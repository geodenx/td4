==> flow/design.v <==
module alu(clock, reset, a, b, result, flagC);
   input clock, reset;
   input [3:0]  a, b;
   output [3:0] result;
   output 	flagC;
   wire [4:0] 	sum;
   reg 		regflagC;
   assign 	sum[4:0] = a[3:0] + b[3:0];
   assign 	result = sum[3:0];
   assign 	flagC = regflagC;
   always @(posedge clock or negedge reset) begin
      if (!reset)
	regflagC <= 0;
      else
	regflagC <= sum[4];
   end   
endmodule  
module decoder (opcode, flagC, MuxSel, loadA, loadB, loadOut, loadPC);
   input [3:0]  opcode;
   input 	flagC;
   output [1:0] MuxSel;
   output 	loadA, loadB, loadOut, loadPC;
   assign 	{MuxSel, loadA, loadB, loadOut, loadPC} = funcDec(opcode, flagC);
   function [5:0] funcDec;
      input [3:0] opcode;
      input flagC;
      case (opcode)
	4'h0:	funcDec = 6'h07;
	4'h1:	funcDec = 6'h17;
	4'h2:		funcDec = 6'h27;
	4'h3:	funcDec = 6'h37;
	4'h4:	funcDec = 6'h0B;
	4'h5:	funcDec = 6'h1B;
	4'h6:		funcDec = 6'h2B;
	4'h7:	funcDec = 6'h3B;
	4'h9:		funcDec = 6'h1D;
	4'hB:	funcDec = 6'h3D;
	4'hE: 
	  if (flagC)
	    funcDec = 6'h0F;	 
	  else
	    funcDec = 6'h3E;
	4'hF:	funcDec = 6'h3E;
      endcase
   endfunction  
endmodule  
module mux (sel, a, b, c, d, out);
   input [1:0]  sel;
   input [3:0] 	a, b, c, d;
   output [3:0] out;
   assign 	out = funcMux(sel, a, b, c, d);
   function [3:0] funcMux;
      input [1:0]  sel;
      input [3:0]  a, b, c, d;
      case (sel) 
	2'h0: funcMux = a;
	2'h1: funcMux = b;
	2'h2: funcMux = c;
	2'h3: funcMux = d;
      endcase
   endfunction  
endmodule  
module pc(clock, reset, load, d, q);
   input        clock, reset, load;
   input [3:0] 	d;
   output [3:0] q;
   reg [3:0] 	regQ;
   assign 	q = regQ;
   always @ (posedge clock or negedge reset) begin
      if (!reset)
	regQ <= 4'h0;
      else if (~load)
	regQ <= d;
      else
	regQ <= regQ + 1;
   end
endmodule  
module register(clock, reset, load, d, q);
   input        clock, reset, load;
   input [3:0] 	d;
   output [3:0] q;
   reg [3:0] 	regQ;
   assign 	q = regQ;
   always @ (posedge clock or negedge reset) begin
      if (!reset)
	regQ <= 4'h0;
      else if (~load)
	regQ <= d;
   end
endmodule  
module rom(address, data);
   input [3:0]  address;
   output [7:0] data;
   assign 	data = ROM(address);
   function [7:0] ROM;
      input [3:0] address;
      case (address)
	0:  ROM = {4'hB, 4'h0};
	1:  ROM = {4'hB, 4'h1};
	2:  ROM = {4'hB, 4'h2};
	3:  ROM = {4'hB, 4'h3};
	4:  ROM = {4'hB, 4'h4};
	5:  ROM = {4'hB, 4'h5};
	6:  ROM = {4'hB, 4'h6};
	7:  ROM = {4'hB, 4'h7};
	8:  ROM = {4'hB, 4'h8};
	9:  ROM = {4'hB, 4'h9};
	10: ROM = {4'hB, 4'hA};
	11: ROM = {4'hB, 4'hB};
	12: ROM = {4'hB, 4'hC};
	13: ROM = {4'hB, 4'hD};
	14: ROM = {4'hB, 4'hE};
	15: ROM = {4'hF, 4'h0};
      endcase  
   endfunction  
endmodule  
module td4(clock, reset, PortIn, PortOut);
   input	clock, reset;
   input [3:0] 	PortIn;
   output [3:0] PortOut;
   wire [3:0] 	address;
   wire [7:0] 	data;
   wire  	loadA, loadB, loadOut, loadPC, flagC;
   wire [3:0] 	qA, qB;
   wire [1:0] 	MuxSel;
   wire [3:0] 	MuxOut, Result;
   decoder decoder(data[7:4], flagC, MuxSel, loadA, loadB, loadOut, loadPC);
   rom rom(address, data);
   mux mux(MuxSel, qA, qB, PortIn, 4'h0, MuxOut);
   alu alu(clock, reset, MuxOut, data[3:0], Result, flagC);
   register A(  clock, reset, loadA,   Result, qA);
   register B(  clock, reset, loadB,   Result, qB);
   register Out(clock, reset, loadOut, Result, PortOut);
   pc pc(       clock, reset, loadPC,  Result, address);
endmodule  
; ---- From RTL to reports: td4
; What the tools print for td4, step after step.
; Line numbers count from 1 in the design file above.
; Operators: Yosys type, input widths -> output width; for muxes data width and select width s.
; Library cell names are shortened.
; A cell with - has no value.
[setup]
top = td4
clock_port = clock
cell_library = sky130hd
pvt_corner = tt_025C_1v80

; ---- Word level
; Counts by Yosys on the flattened word-level netlist (proc, flatten, opt, wreduce; memories kept). Register bits leave out memories and registers merged into their read ports (data or address); mux counts leave out enables and synchronous resets folded into registers. Print and check cells are left out.
; Memory sizes are those after Yosys's memory passes, which may raise the word count (mostly to a power of two), join words into wider ones and drop unused or constant bits.
[word_totals]
ff_bits = 17
n_memories = 1
clocked_rd_ports_x_width = 0
input_bits = 6
mem_bits_rw = 0
latch_bits = 0
rom_bits = 80
wordCells = 28
[memory_table]
columns = name, size, word_bits, rd, wr, line_no
row1 = (name not given), 16, 5, 1, 0, 97  ; case (address)
[classes]
div_mod_pow = 0
eq_ne = 14
compare = 0
n_reduce_logical = 2
bitwise = 0
shift = 0
n_addsub = 2
n_mul = 0
mux = 4
[op_table]
columns = operator, n
row1 = $pmux 6 s12, 1
row2 = $eq 4x3->1 const B, 4
row3 = $eq 4x4->1 const B, 4
row4 = $pmux 4 s4, 1
row5 = $eq 4x2->1 const B, 2
row6 = $mux 6, 1
row7 = $add 4x4->5, 1
row8 = $eq 2x2->1 const B, 2
row9 = $add 4x1->4 const B, 1
row10 = $eq 4x1->1 const B, 1
row11 = $logic_not 4->1, 1
row12 = $mux 4, 1
row13 = $eq 2x1->1 const B, 1
row14 = $logic_not 2->1, 1

; ---- Logic depth
; Longest topological path by Yosys (ltp), each cell counted once; first at word level (registers and memories cut), then after technology mapping (sequential cells cut; the memories' decode and read muxes count).
[depth]
ltp_word = 6
ABC_AREA = 0
depth_mapped = 5
depth_no_buf = 5

; ---- Netlist
; Source: synth_stat.txt of the flow (Yosys; design flattened, memories mapped). It holds for the ABC_AREA given above (unset counts as 0); a run with the other value may have another netlist.
; The area totals of this step are shown rounded.
[by_type]
columns = type, n
row1 = dfrtp_1, 8
row2 = ha_1, 5
row3 = o22ai_1, 4
row4 = o31ai_4, 1
row5 = a21oi_1, 4
row6 = o41ai_2, 1
row7 = nor2b_4, 1
row8 = a211oi_2, 1
row9 = buf_6, 1
row10 = inv_2, 3
row11 = a32o_1, 1
row12 = o21ai_0, 2
row13 = buf_4, 1
row14 = inv_1, 2
row15 = nand2_1, 2
row16 = o31ai_1, 1
row17 = a31oi_1, 1
row18 = nand2_2, 1
row19 = nor2b_1, 1
[synth_totals]
mapped_cells = 41
ffs = 8
yosys_area_um2 = 462.9
; By module: a second synthesis without flattening, with its own total; a netlist apart from the flattened one above.
[unflattened]
cells_unflattened = 90
hier_area_um2 = 1071
; Rows give one instance, submodules left out.
[by_module]
columns = mod, area_um2, n_cells, instances
row1 = register, 145.1, 8, 3
row2 = alu, 191.4, 21, 1
row3 = pc, 177.7, 15, 1
row4 = mux, 105.1, 4, 1
row5 = decoder, 78.8, 12, 1
row6 = rom, 78.8, 13, 1
row7 = td4, 3.8, 1, 1

; ---- Path before layout
; Path of least setup slack by OpenSTA after synthesis, without wires, with an ideal clock, recovery checks aside; 20% of the period is set as input and as output delay. Where synthesis merged equal registers, the netlist keeps one of their names.
[synth_path]
path_kind = register -> register
start = reg pc.regQ[0]
end = reg pc.regQ[3]
required_time_ns = 1.499
setup_slack_ns = 0.164
driving_pins = 6
delay_ns = 1.465
t_first_pin_ns = 0.000
setup_ns = 0.131
arrival_time_ns = 1.334
period_ns = 1.63
period_less_setup_slack_ns = 1.466
; "delay_ns" is the arrival time less input delay plus setup time.
; "driving_pins" counts driving pins, that of a launching flip-flop among them; a cell with two outputs on the path counts twice.
; "period_less_setup_slack_ns" is the clock period less the worst setup slack; recovery checks do not enter. This is arithmetic on one report: input and output delays are still those of the set period (20% each).
; Between the ends stands the longest chain of elaborated cells between them, by number of cells; it is not shown to be the way that was timed. Of several equally long chains one is given.
; A line is the first line of the expression or statement that the cell stems from. Yosys adds cells for indexed reads and writes and turns some case tables into memories.
; The chain passes a memory read, where the word-level depth is cut; so it can be longer than that depth.
; At most two assigning lines are given for a register; there are more.
[synth_between]
cell_sequence = dfrtp_1 ha_1 ha_1 nor2b_4 o31ai_4 o41ai_2
elab_chain_len = 7
cone_cells = 22
lines_between = 6
[synth_lines]
columns = element, line_no
row1 = from (decl), 67  ; reg [3:0] regQ;
row2 = from (assign), 73  ; regQ <= d;
row3 = from (assign), 75  ; regQ <= regQ + 1;
row4 = $mem_v2 16x5, 97  ; case (address)
row5 = $eq 4x4->1, 27  ; case (opcode)
row6 = $pmux 6 s12, 27
row7 = $eq 2x2->1, 55  ; case (sel)
row8 = $pmux 4 s4, 55
row9 = $add 4x4->5, 8  ; assign sum[4:0] = a[3:0] + b[3:0];
row10 = $mux 4, 72  ; else if (~load)
row11 = to (assign), 73
row12 = to (assign), 75
row13 = to (decl), 67

; ---- Path in the finished layout
; From the final timing report of flow run 1: the path of least setup slack in the routed layout; clock arrival at registers is part of the times.
[layout_path]
path_kind = register -> output
start = reg Out.regQ[2]
end = out PortOut[2]
required_time_ns = 1.42
out_delay_ns = 0.36
t_first_pin_ns = 0.25
arrival_time_ns = 1.14
driving_pins = 2
period_ns = 1.78
setup_slack_ns = 0.28
[layout_between]
cell_sequence = dfrtp_1 clkdlybuf4s50_1
elab_chain_len = 0
cone_cells = 0
lines_between = 0
[layout_lines]
columns = element, line_no
row1 = from (decl), 82  ; reg [3:0] regQ;
row2 = from (assign), 86  ; regQ <= 4'h0;
row3 = from (assign), 88  ; regQ <= d;
row4 = to (decl), 120  ; output [3:0] PortOut;

Hand-over note for td4

td4 through Yosys and OpenROAD on sky130hd: 2 stored runs, unordered, with their settings and measured results. The constraints put input and output delay at 20% of the set period each and load the outputs with 0.01 pF.
"clock_period_reached_ns": clock period set for the run, less the worst setup slack. It is reckoned from that one timing run; input and output delays stay at 20% of the period that was set.
"worstPathTime_ns" means the part of the period allowed to the worst setup path (the constraints hold back 20% at inputs and 20% at outputs) less its slack; where the path has registers, the arrival times of their clocks count too.
"power.total_mw" is the tool's figure for a default switching activity; nothing was simulated.
Results are given in rounded form.

# flow run 1
==> flow/run.sh <==
#!/bin/bash
# the make line also repeats the synthesis and layout settings of config.mk as NAME=value (left out here)
make -C /OpenROAD-flow-scripts/flow DESIGN_CONFIG=/design/flow/config.mk WORK_HOME=/design/flow/orfs CLKGATE_MAP_FILE= finish
==> flow/config.mk <==
export PLATFORM = sky130hd
export DESIGN_NAME = td4
export DESIGN_NICKNAME = td4
export VERILOG_FILES = /design/flow/design.v
export SDC_FILE = /design/flow/constraint.sdc
export NUM_CORES = 4
export LEC_CHECK = 0
export CAP_MARGIN = 0
export CORE_MARGIN = 2
export CORE_UTILIZATION = 26
export CTS_CLUSTER_DIAMETER = 185
export HOLD_SLACK_MARGIN = 0.29
export MIN_ROUTING_LAYER = met1
export PLACE_DENSITY_LB_ADDON = 0.17
export SLEW_MARGIN = 20
==> flow/constraint.sdc <==
create_clock -name core_clock -period 1.78 [get_ports {clock}]
set_input_delay 0.3560 -clock core_clock [delete_from_list [all_inputs] [get_ports {clock}]]
set_output_delay 0.3560 -clock core_clock [all_outputs]
set_load 0.01 [all_outputs]

==> flow run 1: results <==
layout_utilization_pct=33.0
worstPathTime_ns=1.14
critical_path_type="register -> output"
synthesis_area_um2=462.9
power.total_mw=0.3268
fin_ws_ns=0.281
clock_period_reached_ns=1.499
finish.stdcell_area_um2=563.0
die_footprint_um2=2134
total_negative_slack_ns=0.000

# flow run 2
==> flow/run.sh <==
#!/bin/bash
# the make line also repeats the synthesis and layout settings of config.mk as NAME=value (left out here)
make -C /OpenROAD-flow-scripts/flow DESIGN_CONFIG=/design/flow/config.mk WORK_HOME=/design/flow/orfs CLKGATE_MAP_FILE= finish
==> flow/config.mk <==
export PLATFORM = sky130hd
export DESIGN_NAME = td4
export DESIGN_NICKNAME = td4
export VERILOG_FILES = /design/flow/design.v
export SDC_FILE = /design/flow/constraint.sdc
export NUM_CORES = 4
export LEC_CHECK = 0
export ABC_AREA = 0
export CAP_MARGIN = 35
export CELL_PAD_IN_SITES_GLOBAL_PLACEMENT = 0
export CORE_ASPECT_RATIO = 0.74
export CORE_MARGIN = 2
export CORE_UTILIZATION = 35
export CTS_CLUSTER_SIZE = 72
export GPL_ROUTABILITY_DRIVEN = 0
export PLACE_DENSITY_LB_ADDON = 0.23
export SETUP_SLACK_MARGIN = 0.35
export SLEW_MARGIN = 20
export TNS_END_PERCENT = 80
==> flow/constraint.sdc <==
create_clock -name core_clock -period 1.87 [get_ports {clock}]
set_input_delay 0.3740 -clock core_clock [delete_from_list [all_inputs] [get_ports {clock}]]
set_output_delay 0.3740 -clock core_clock [all_outputs]
set_load 0.01 [all_outputs]

==> flow run 2: results <==
layout_utilization_pct=44.7
power.total_mw=0.3118
worstPathTime_ns=1.13
critical_path_type="register -> output"
die_footprint_um2=1633
total_negative_slack_ns=0.000
finish.stdcell_area_um2=559.3
clock_period_reached_ns=1.503
synthesis_area_um2=462.9
fin_ws_ns=0.367

End of note.
